==> flow/design.v <==
module i16_mul(
    input signed [15:0] A,
    input signed [15:0] B,
    output signed [31:0] P
);
assign P = A * B;
endmodule
module i18_mul(
    input signed [17:0] A,
    input signed [15:0] B_coef,
    output signed [33:0] P
);
assign P = A * B_coef;
endmodule
module i36_acc(
    input signed [33:0] A,
    input signed [31:0] B,
    input signed [35:0] _Z,
    output signed [35:0] S
);
wire signed [35:0] A_ext = {{2{A[33]}}, A};
wire signed [35:0] B_ext = {{4{B[31]}}, B};
assign S = A_ext + B_ext + _Z;
endmodule
module i36_delay(
    input CLK,
    input RST,
    input signed [35:0] STORE,
    output reg signed [35:0] READ
);
always @ (posedge CLK, negedge RST) begin
    if (!RST) begin
        READ <= 0;
    end else begin
        READ <= STORE;
    end
end
endmodule
module i36_trunc(
    input signed [35:0] A,
    output reg signed [15:0] B_sat,
    output reg signed [17:0] B
);
wire signed [35:0] shifted_inter = (A >>> 14);
wire signed [21:0] shifted = shifted_inter[21:0];
always @(*) begin
    B = $signed(shifted[17:0]);
    if (shifted > 22'sd32767) B_sat = 16'sd32767;
    else if (shifted < -22'sd32768) B_sat = -16'sd32768;
    else B_sat = $signed(shifted[15:0]);
end
endmodule
module u16_biquad(
    input CLK, RST,
    input unsigned [15:0] A,
    output signed [15:0] B,
    input signed [15:0] b_0,
    input signed [15:0] b_1,
    input signed [15:0] b_2,
    input signed [15:0] a_1,
    input signed [15:0] a_2
);
wire signed [17:0] feedback;
wire signed [15:0] A_signed;
wire signed [31:0] P_b0;
wire signed [31:0] P_b1;
wire signed [31:0] P_b2;
wire signed [33:0] P_a1;
wire signed [33:0] P_a2;
wire signed [35:0] S_0;
wire signed [35:0] S_1;
wire signed [35:0] S_2;
wire signed [35:0] Z_0;
wire signed [35:0] Z_1;
u16_to_i16 to_signed(
    .A(A),
    .B(A_signed)
);
i16_mul mul_b0(
    .A(A_signed),
    .B(b_0),
    .P(P_b0)
);
i16_mul mul_b1(
    .A(A_signed),
    .B(b_1),
    .P(P_b1)
);
i16_mul mul_b2(
    .A(A_signed),
    .B(b_2),
    .P(P_b2)
);
i18_mul mul_a1(
    .A(feedback),
    .B_coef(a_1),
    .P(P_a1)
);
i18_mul mul_a2(
    .A(feedback),
    .B_coef(a_2),
    .P(P_a2)
);
i36_acc ACC_0(
    .A(P_a2),
    .B(P_b2),
    ._Z(36'sd0),
    .S(S_0)
);
i36_acc ACC_1(
    .A(P_a1),
    .B(P_b1),
    ._Z(Z_0),
    .S(S_1)
);
i36_acc ACC_2(
    .A(34'sd0),
    .B(P_b0),
    ._Z(Z_1),
    .S(S_2)
);
i36_delay DELAY_0(
    .CLK(CLK),
    .RST(RST),
    .STORE(S_0),
    .READ(Z_0)
);
i36_delay DELAY_1(
    .CLK(CLK),
    .RST(RST),
    .STORE(S_1),
    .READ(Z_1)
);
i36_trunc OUT(
    .A(S_2),
    .B(feedback),
    .B_sat(B)
);
endmodule
module u16_to_i16(
    input [15:0] A,
    output [15:0] B
);
assign B = {~A[15], A[14:0]};
endmodule
Tool chain data of u16_biquad --
Tool output for the design above, in the order of the flow. Lines are those of the file above, counted from 1. Operators: Yosys type, input widths -> output width; for muxes data width and select width s. Library cell names are shortened. The mark - stands for no value.
Set-up: top u16_biquad, clock CLK, standard-cell library sky130hd, corner tt_025C_1v80

Word-level counts --
Counts by Yosys on the flattened word-level netlist (proc, flatten, opt, wreduce; memories kept). Register bits leave out memories and registers merged into their read ports (data or address); mux counts leave out enables and synchronous resets folded into registers. Print and check cells are left out. Cells with the same type and inputs are merged into one.
Word-level totals: register bits after elaboration 71, input bits 98, output and inout bits 16, word-level cells 16
Operators by class: add/subtract/negate cells 4, multipliers 5, magnitude comparators 2, muxes and demuxes 2, bitwise logic cells 1
Operators with widths (count):
- $mul 16x16->32 | 3
- $mul 18x16->34 | 2
- $add 34x32->35 | 2
- $add 32x36->36 | 1
- $add 35x35->36 | 1
- $mux 16 | 2
- $gt 22x16->1 const B | 1
- $lt 22x16->1 const B | 1
- $not 1->1 | 1

Logic depth --
Yosys ltp: most cells in a row. Word level: on the elaborated netlist, between registers, memories and ports. Mapped: between sequential cells and ports; inverters and the memories' decode and read muxes count.
Logic depth: depth after elaboration 6, ABC_AREA 0, mapped depth 53, mapped depth without buffers 50

After synthesis --
The flow's flattened synthesis, as Yosys stat reports it; memories are mapped. The netlist is that of the ABC_AREA named above (0 if unset); the other value can give another one.
Mapped netlist: standard cells after synthesis 6034, mapped area 57559.0 sq um, sequential part of the area 1776.7 sq um, flip-flop cells 71, buffer cells 224
Cell types:
- fa_1 | count 1629, total area 3.26E+04 sq um
- inv_1 | count 1843, total area 6.92E+03 sq um
- ha_1 | count 402, total area 5.03E+03 sq um
- and2_1 | count 631, total area 3.95E+03 sq um
- nand2_1 | count 647, total area 2.43E+03 sq um
- dfrtp_1 | count 71, total area 1.78E+03 sq um
- clkbuf_1 | count 213, total area 799.517 sq um
- xnor2_1 | count 89, total area 779.498 sq um
- nand2b_1 | count 72, total area 450.432 sq um
- a21oi_1 | count 62, total area 310.298 sq um
- a21o_1 | count 35, total area 262.752 sq um
- nor2_1 | count 68, total area 255.245 sq um
- xor2_1 | count 28, total area 245.235 sq um
- nor2b_1 | count 26, total area 162.656 sq um
- o21ai_0 | count 31, total area 155.149 sq um
- o21ai_2 | count 11, total area 96.342 sq um
- nand3_1 | count 17, total area 85.082 sq um
- nor3_1 | count 15, total area 75.072 sq um
Other cell types: 55; their cells: 144. By module: a second synthesis without flattening, with its own total; a netlist apart from the flattened one above.
Second synthesis, totals: cells (unflattened synthesis) 7041, area (unflattened synthesis) 62713.9 sq um
Rows give one instance, submodules left out.
By module:
- i16_mul | instances 3, cells 1137, area 10053.4 sq um, seq. area 0.0 sq um
- i18_mul | instances 2, cells 1251, area 10975.5 sq um, seq. area 0.0 sq um
- i36_acc | instances 3, cells 326, area 2720.1 sq um, seq. area 0.0 sq um
- i36_delay | instances 2, cells 36, area 900.9 sq um, seq. area 900.9 sq um
- i36_trunc | instances 1, cells 61, area 520.5 sq um, seq. area 0.0 sq um
- u16_to_i16 | instances 1, cells 16, area 116.4 sq um, seq. area 0.0 sq um
- u16_biquad | instances 1, cells 1, area 3.8 sq um, seq. area 0.0 sq um

Worst setup path after synthesis --
Path of least setup slack by OpenSTA after synthesis, without wires, with an ideal clock, recovery checks aside; 20% of the period is set as input and as output delay. Where synthesis merged equal registers, the netlist keeps one of their names.
Path post-synthesis: kind input -> register, start point in A[15], end point reg DELAY_1.READ[34], period 24800 ps, input delay 4960 ps, setup time 80 ps, launch time at the first pin 4960 ps, arrival 18099 ps, required time 24720 ps, path slack 6621 ps, path delay 13219 ps, stages 47, buffers on the path 2, synthesis period reached 18179 ps
"path delay" is the arrival time less input delay plus setup time. "stages": output pins that drive a net of the path, with the launching flip-flop's if there is one; two outputs of one cell count as two. "synthesis period reached" = period - worst setup slack (recovery checks aside). The figure is calculated, with input and output delays left at 20% of the set period. Between the ends stands the longest chain of elaborated cells between them, by number of cells; it is not shown to be the way that was timed. Of several equally long chains one is given. Each line given opens the expression or statement behind the cell; cells for indexed reads and writes are added by Yosys, which also makes memories of some case tables.
On the way, post-synthesis: cells stage by stage clkbuf_1 > clkbuf_1 > nand2b_1 > inv_1 > fa_1 > fa_1 > fa_1 > fa_1 > fa_1 > inv_1 > fa_1 > inv_1 > ha_1 > a21o_1 > a21o_1 > a221oi_2 > o21bai_2 > a21oi_4 > [... 11 more ...] > fa_1 > inv_1 > fa_1 > inv_1 > fa_1 > inv_1 > fa_1 > inv_1 > ha_1 > a21o_1 > a21o_1 > or3_1 > a21oi_1 > o21ai_1 > a31oi_1 > o21ai_1 > a21oi_1 > xnor2_1, cells in the longest elaborated chain 6, elaborated cells on any way between the ends 7, RTL lines with such cells 4, those cells by class 3 x add/sub; 3 x mul; 1 x logic
RTL lines, path post-synthesis:
- from (decl) | RTL line 55 | input unsigned [15:0] A,
- $not 1->1 | RTL line 144 | assign B = {~A[15], A[14:0]};
- $mul 16x16->32 | RTL line 6 | assign P = A * B;
- $add 32x36->36 | RTL line 23 | assign S = A_ext + B_ext + _Z;
- $mul 18x16->34 | RTL line 13 | assign P = A * B_coef;
- $add 34x32->35 | RTL line 23
- $add 35x35->36 | RTL line 23
- to (assign) | RTL line 33 | READ <= 0;
- to (assign) | RTL line 35 | READ <= STORE;
- to (decl) | RTL line 29 | output reg signed [35:0] READ

Timing after layout --
Path of least setup slack in the final report of record 1 (OpenROAD, finished layout, wires in). Where an end is a register, its clock arrival counts in the times. The report prints the path's times to 10 ps; the period is as set.
Path post-layout: kind input -> register, start point in A[7], end point reg DELAY_1.READ[35], period 18800 ps, input delay 3760 ps, setup time 120 ps, launch time at the first pin 3760 ps, arrival 18590 ps, required time 19070 ps, path slack 480 ps, stages 44, buffers on the path 3
Between the ends stands the longest chain of elaborated cells between them, by number of cells; it is not shown to be the way that was timed. Of several equally long chains one is given.
On the way, post-layout: cells stage by stage clkbuf_2 > clkbuf_1 > nand2_1 > fa_1 > fa_1 > fa_1 > fa_1 > fa_1 > fa_1 > inv_1 > ha_1 > nand3_1 > o31a_1 > o2bb2ai_2 > nand2b_1 > a21oi_2 > o21bai_1 > xor2_2 > [... 8 more ...] > fa_1 > inv_1 > fa_1 > inv_1 > fa_1 > inv_1 > fa_1 > inv_1 > ha_1 > and3_1 > nor4b_1 > a211o_1 > o41a_1 > o21ai_2 > a31oi_2 > o21bai_2 > a21boi_1 > a311o_1, cells in the longest elaborated chain 5, elaborated cells on any way between the ends 6, RTL lines with such cells 3, those cells by class 3 x add/sub; 3 x mul
RTL lines, path post-layout:
- from (decl) | RTL line 55 | input unsigned [15:0] A,
- $mul 16x16->32 | RTL line 6 | assign P = A * B;
- $add 32x36->36 | RTL line 23 | assign S = A_ext + B_ext + _Z;
- $mul 18x16->34 | RTL line 13 | assign P = A * B_coef;
- $add 34x32->35 | RTL line 23
- $add 35x35->36 | RTL line 23
- to (assign) | RTL line 33 | READ <= 0;
- to (assign) | RTL line 35 | READ <= STORE;
- to (decl) | RTL line 29 | output reg signed [35:0] READ

Subject: flow runs of u16_biquad

Hi,

Settings and measured results of 2 stored flow runs for module u16_biquad (sky130hd), not sorted in any way. The constraints put input and output delay at 20% of the set period each and load the outputs with 0.01 pF.
"achieved clock period" is the run's clock period less its worst setup slack. It is reckoned from that one timing run; input and output delays stay at 20% of the period that was set.
"time of the worst setup path": the worst setup path's part of the clock period (all of it between registers, 20% less for each end at a port) less its slack. A launch clock that arrives late makes it longer, a capture clock that arrives late makes it shorter.
"time of the worst setup path" is given in steps of 10 ps.

[record 1] flow files
==> flow/run.sh <==
#!/bin/bash
# the make line also repeats the synthesis and layout settings of config.mk as NAME=value (left out here)
make -C /OpenROAD-flow-scripts/flow DESIGN_CONFIG=/design/flow/config.mk WORK_HOME=/design/flow/orfs CLKGATE_MAP_FILE= finish
==> flow/config.mk <==
export PLATFORM = sky130hd
export DESIGN_NAME = u16_biquad
export DESIGN_NICKNAME = u16_biquad
export VERILOG_FILES = /design/flow/design.v
export SDC_FILE = /design/flow/constraint.sdc
export NUM_CORES = 4
export LEC_CHECK = 0
export ABC_AREA = 0
export CAP_MARGIN = 20
export CELL_PAD_IN_SITES_GLOBAL_PLACEMENT = 1
export CORE_MARGIN = 2
export CORE_UTILIZATION = 72
export CTS_CLUSTER_DIAMETER = 332
export CTS_CLUSTER_SIZE = 16
export GPL_TIMING_DRIVEN = 0
export PLACE_DENSITY_LB_ADDON = 0.04
export SETUP_SLACK_MARGIN = 0.28
export SLEW_MARGIN = 20
==> flow/constraint.sdc <==
create_clock -name core_clock -period 18.8 [get_ports {CLK}]
set_input_delay 3.7600 -clock core_clock [delete_from_list [all_inputs] [get_ports {CLK}]]
set_output_delay 3.7600 -clock core_clock [all_outputs]
set_load 0.01 [all_outputs]

[record 1] result: standard-cell area after layout 60668.2 sq um; worst setup slack after layout 476 ps; achieved clock period 18324 ps; cell area after synthesis 57559.0 sq um; utilization of the finished layout 76.7%; time of the worst setup path 14560 ps; kind of the worst setup path input -> register; sum of negative setup slack 0 ps; die footprint 82219.8 sq um; smallest hold slack 755 ps

[record 2] flow files
==> flow/run.sh <==
#!/bin/bash
# the make line also repeats the synthesis and layout settings of config.mk as NAME=value (left out here)
make -C /OpenROAD-flow-scripts/flow DESIGN_CONFIG=/design/flow/config.mk WORK_HOME=/design/flow/orfs CLKGATE_MAP_FILE= finish
==> flow/config.mk <==
export PLATFORM = sky130hd
export DESIGN_NAME = u16_biquad
export DESIGN_NICKNAME = u16_biquad
export VERILOG_FILES = /design/flow/design.v
export SDC_FILE = /design/flow/constraint.sdc
export NUM_CORES = 4
export LEC_CHECK = 0
export CAP_MARGIN = 25
export CELL_PAD_IN_SITES_DETAIL_PLACEMENT = 1
export CELL_PAD_IN_SITES_GLOBAL_PLACEMENT = 1
export CORE_ASPECT_RATIO = 0.94
export CORE_MARGIN = 3
export CORE_UTILIZATION = 71
export GPL_TIMING_DRIVEN = 1
export MIN_ROUTING_LAYER = met1
export PLACE_DENSITY_LB_ADDON = 0.08
export SLEW_MARGIN = 25
==> flow/constraint.sdc <==
create_clock -name core_clock -period 21.8 [get_ports {CLK}]
set_input_delay 4.3600 -clock core_clock [delete_from_list [all_inputs] [get_ports {CLK}]]
set_output_delay 4.3600 -clock core_clock [all_outputs]
set_load 0.01 [all_outputs]

[record 2] result: no final report: placement broke off with DPL-0033

Regards
